==> flow/design.v <==
module booth_datapath(LdA,LdQ,LdM,clrA,clrQ,clrff,sftA,sftQ,data_in,addsub,qm1,clk,eqz,decr,ldcnt,q0,reset);
	input [15:0] data_in;
	input clk,LdA,LdM,LdQ,sftA,sftQ,clrA,clrQ,clrff,addsub,decr,ldcnt,reset;
	output qm1,eqz,q0;
	wire [15:0] Z,A,M,Q;
	wire [4:0] count;
	assign eqz = ~|count;  
	assign q0 = Q[0];
	PIPO MR(M,data_in,LdM,clk,reset);
        shiftreg AR(A,A[15],Z,LdA,clrA,sftA,clk,reset);
	shiftreg QR(Q,A[0],data_in,LdQ,clrQ,sftQ,clk,reset);
	dff QM1(qm1,Q[0],clrff,clk,reset);
	ALU AS(Z,A,M,addsub);
	counter CN(count,decr,ldcnt,clk,reset);
endmodule
module PIPO(dout,din,ld,clk,reset);
	input [15:0] din;
	input clk,ld,reset;
	output reg [15:0] dout;
	always@(posedge clk)
	begin
	  if(reset) dout <= 0;
	  else if(ld) dout <= din;
	end
endmodule
module shiftreg(dout,s_in,din,ld,clr,sft,clk,reset);
        input [15:0] din;
	input s_in,ld,clr,sft,clk,reset;
	output reg [15:0] dout;
	always@(posedge clk)
	begin
	  if(reset) dout <= 0;
	  else if(clr) dout <= 0;
	  else if(ld) dout <= din;
	  else if(sft) dout <= {s_in,dout[15:1]};
	end
endmodule
module dff(dout,s_in,clr,clk,reset);
	input s_in,clr,clk,reset;
	output reg dout;
	always@(posedge clk)
	begin
	  if(reset) dout <= 0;
	  else if(clr) dout <= 0;
	  else dout <= s_in;
	end
endmodule
module ALU(dout,in1,in2,addsub);
	input [15:0] in1,in2;
	input addsub;
	output reg [15:0] dout;
	always@(*)
	begin
	  if(addsub ==1) dout = in1+in2;
	  else dout = in1-in2;
	end
endmodule
module counter(cnt,dec,ld,clk,reset);
	input dec,ld,clk,reset;
	output reg [4:0] cnt;
	always@(posedge clk)
	begin
	  if(reset) cnt <= 0;
	  else if(ld) cnt <= 5'b10000;
	  else if(dec) cnt <= cnt-1;
	end
endmodule
# Step by step through the tools: booth_datapath
# What the tools print for booth_datapath, step after step.
# Line numbers count from 1 in the design file above.
# Operators carry their Yosys type and port widths (W data, S select, Z words).
# Cell names lack the library's common part.
# The mark -- stands for no value.
[setup]
top_module = "booth_datapath"
clock_port = "clk"
cell_library = "sky130hd"
corner = "tt_025C_1v80"

# After elaboration
# Yosys after proc, flatten, opt, wreduce and memory -nomap, before mapping. Memory bits, and registers merged into a memory's read port (data or address), are not among the register bits. Print and check cells are not counted. Equal cells are merged and count once.
[bits]
input_bits = 29
reg_bits = 54
[classes]
add_sub_neg = 3
n_reduce_logical = 9
muxes = 7
[op_table]
columns = ["operator", "n"]
rows = [
  ["$mux W16", 4],
  ["$add A16 B16 Y16", 1],
  ["$sub A16 B16 Y16", 1],
  ["$mux W15", 1],
  ["$mux W5", 2],
  ["$reduce_or A2 Y1", 4],
  ["$reduce_bool A2 Y1", 3],
  ["$sub A5 B1 Y5 const B", 1],
  ["$reduce_or A5 Y1", 1],
  ["$logic_not A1 Y1", 1],
]

# Longest topological paths
# Depth = most cells in a row (Yosys ltp): at word level without a register or memory, in the mapped netlist without a sequential cell, where the memories' decode and read muxes count.
[logic_depth]
depth_word = 3
ABC_AREA = 0
mapped_depth = 15
mapped_depth_nobuf = 15

# Mapped cells and area
# The flow's flattened synthesis, as Yosys stat reports it; memories are mapped. The netlist is that of the ABC_AREA named above (0 if unset); the other value can give another one.
# Totals and module areas in this step are rounded.
[mapped]
ffs = 54
cell_count = 392
synth_area_um2 = 3310
seq_area_um2 = 1080
n_buf = 20
[by_type]
columns = ["cell_type", "n"]
rows = [
  ["dfxtp_1", 54],
  ["mux2i_1", 41],
  ["nor2_1", 82],
  ["ha_1", 22],
  ["a21oi_1", 39],
  ["xor2_1", 17],
  ["a211oi_1", 14],
  ["xnor2_1", 11],
  ["clkbuf_1", 15],
  ["nand2_1", 14],
  ["o21ai_0", 10],
  ["a21o_1", 6],
  ["mux2_2", 4],
  ["nor3_1", 8],
  ["inv_1", 9],
  ["nor4b_1", 3],
  ["o21ai_1", 5],
  ["nor4b_4", 1],
]
# Other cell types: 30; their cells: 37.
# The figures by module come from a second, unflattened synthesis with its own total; it is not the netlist above.
[unflattened]
cells_unflattened = 363
hier_area_um2 = 3630
# Rows give one instance, submodules left out.
[by_module]
columns = ["module", "n_inst", "n_cells", "mod_seq_area_um2", "area_um2"]
rows = [
  ["shiftreg", 2, 71, 320, 853],
  ["ALU", 1, 143, 0.0, 1080],
  ["PIPO", 1, 52, 320, 581],
  ["counter", 1, 22, 100, 220],
  ["dff", 1, 2, 20.0, 32.5],
  ["booth_datapath", 1, 2, 0.0, 11.3],
]

# Timing after synthesis
# Path of least setup slack by OpenSTA after synthesis, without wires, with an ideal clock, recovery checks aside; 20% of the period is set as input and as output delay. Where synthesis merged equal registers, the netlist keeps one of their names.
[synth_path]
path_kind = "input -> register"
from = "input addsub"
to = "register AR.dout[14]"
in_delay_ps = 628
path_delay_ps = 2436
period_ps = 3140
n_path_buf = 1
stages = 10
arrival_ps = 2944
setup_slack_ps = 76
period_less_setup_slack_ps = 3064
# "path_delay_ps" = arrival - input delay + setup time.
# "stages" counts driving pins, that of a launching flip-flop among them; a cell with two outputs on the path counts twice.
# "period_less_setup_slack_ps" is the clock period less the worst setup slack; recovery checks do not enter. This is arithmetic on one report: input and output delays are still those of the set period (20% each).
# Between the ends stands the longest chain of elaborated cells between them, by number of cells; it is not shown to be the way that was timed. Of several equally long chains one is given.
# A line is the first line of the expression or statement that the cell stems from. Yosys adds cells for indexed reads and writes and turns some case tables into memories.
# A register here has more assigning lines than the two given.
[synth_via]
path_cell_list = "clkbuf_1 mux2_2 fa_1 a211oi_1 o21ai_1 o2111ai_2 nor2_1 o31ai_1 nor4_1 a211o_1"
elab_chain_cells = 2
[synth_rtl]
columns = ["element", "line_no", "text"]
rows = [
  ["start: declaration", 3, "input clk,LdA,LdM,LdQ,sftA,sftQ,clrA,clrQ,clrff,addsub,decr,ldcnt,reset;"],
  ["$mux W16", 54, "if(addsub ==1) dout = in1+in2;"],
  ["$mux W16", 34, "else if(ld) dout <= din;"],
  ["end: assignment", 34, ""],
  ["end: assignment", 35, "else if(sft) dout <= {s_in,dout[15:1]};"],
  ["end: declaration", 29, "output reg [15:0] dout;"],
]

# Worst path after layout
# Path of least setup slack in the final report of entry A (OpenROAD, finished layout, wires in). Where an end is a register, its clock arrival counts in the times.
# The report prints the path's times to 10 ps; the period is as set.
[layout_path]
path_kind = "input -> register"
from = "input addsub"
to = "register AR.dout[14]"
in_delay_ps = 920
stages = 10
n_path_buf = 1
setup_slack_ps = 1110
period_ps = 4610
arrival_ps = 3710
# Between the ends stands the longest chain of elaborated cells between them, by number of cells; it is not shown to be the way that was timed. Of several equally long chains one is given.
# A register here has more assigning lines than the two given.
[layout_via]
path_cell_list = "clkdlybuf4s50_1 mux2_2 fa_1 a211oi_1 o21ai_1 o2111ai_2 nor2_1 o31ai_1 nor4_1 a211o_1"
elab_chain_cells = 2
[layout_rtl]
columns = ["element", "line_no", "text"]
rows = [
  ["start: declaration", 3, "input clk,LdA,LdM,LdQ,sftA,sftQ,clrA,clrQ,clrff,addsub,decr,ldcnt,reset;"],
  ["$mux W16", 54, "if(addsub ==1) dout = in1+in2;"],
  ["$mux W16", 34, "else if(ld) dout <= din;"],
  ["end: assignment", 34, ""],
  ["end: assignment", 35, "else if(sft) dout <= {s_in,dout[15:1]};"],
  ["end: declaration", 29, "output reg [15:0] dout;"],
]

Subject: flow runs of booth_datapath

Hi,

Measured data: module booth_datapath, platform sky130hd, 2 stored runs of the flow under differing settings, order arbitrary. Input and output delays are each 20% of the period that was set; the output load is 0.01 pF.
"achievedPeriod_ps" means the clock period less the worst setup slack. The figure is calculated, with input and output delays left at 20% of the set period.
"worst_path_time_ps" = time allowed to the worst setup path (clock period - input delay - output delay, where it has them) - its slack; a late launch clock adds to it, a late capture clock takes from it.
"final_power_mw": no workload was simulated; the value follows from the tool's default switching activity.
"worst_path_time_ps" is given in steps of 10 ps.
Results are given in rounded form.

# entry A
==> flow/run.sh <==
#!/bin/bash
# the make line also repeats the synthesis and layout settings of config.mk as NAME=value (left out here)
make -C /OpenROAD-flow-scripts/flow DESIGN_CONFIG=/design/flow/config.mk WORK_HOME=/design/flow/orfs CLKGATE_MAP_FILE= finish
==> flow/config.mk <==
export PLATFORM = sky130hd
export DESIGN_NAME = booth_datapath
export DESIGN_NICKNAME = booth_datapath
export VERILOG_FILES = /design/flow/design.v
export SDC_FILE = /design/flow/constraint.sdc
export NUM_CORES = 4
export LEC_CHECK = 0
export CAP_MARGIN = 20
export CORE_MARGIN = 2
export CORE_UTILIZATION = 40
export SLEW_MARGIN = 20
==> flow/constraint.sdc <==
create_clock -name core_clock -period 4.61 [get_ports {clk}]
set_input_delay 0.9220 -clock core_clock [delete_from_list [all_inputs] [get_ports {clk}]]
set_output_delay 0.9220 -clock core_clock [all_outputs]
set_load 0.01 [all_outputs]

==> entry A: results <==
synthArea_um2=3310
design_die_area_um2=9020
post_route_stdcell_area_um2=3790
utilization_pct=46.7
setup_worst_slack_ps=1110
total_negative_slack_ps=0
hold_ws_ps=494
final_power_mw=1.11
achievedPeriod_ps=3498
worst_path_time_ps=2580
path_kind="input -> register"

# entry B
==> flow/run.sh <==
#!/bin/bash
# the make line also repeats the synthesis and layout settings of config.mk as NAME=value (left out here)
make -C /OpenROAD-flow-scripts/flow DESIGN_CONFIG=/design/flow/config.mk WORK_HOME=/design/flow/orfs CLKGATE_MAP_FILE= finish
==> flow/config.mk <==
export PLATFORM = sky130hd
export DESIGN_NAME = booth_datapath
export DESIGN_NICKNAME = booth_datapath
export VERILOG_FILES = /design/flow/design.v
export SDC_FILE = /design/flow/constraint.sdc
export NUM_CORES = 4
export LEC_CHECK = 0
export CAP_MARGIN = 20
export CORE_MARGIN = 6
export CORE_UTILIZATION = 42
export CTS_CLUSTER_DIAMETER = 176
export PLACE_DENSITY_LB_ADDON = 0.01
export SLEW_MARGIN = 0
==> flow/constraint.sdc <==
create_clock -name core_clock -period 2.01 [get_ports {clk}]
set_input_delay 0.4020 -clock core_clock [delete_from_list [all_inputs] [get_ports {clk}]]
set_output_delay 0.4020 -clock core_clock [all_outputs]
set_load 0.01 [all_outputs]

==> entry B: results <==
synthArea_um2=3310
design_die_area_um2=10200
post_route_stdcell_area_um2=4720
utilization_pct=63.4
setup_worst_slack_ps=-806
total_negative_slack_ps=-6760
hold_ws_ps=499
final_power_mw=2.96
achievedPeriod_ps=2816
worst_path_time_ps=2820
path_kind="register -> register"

Regards
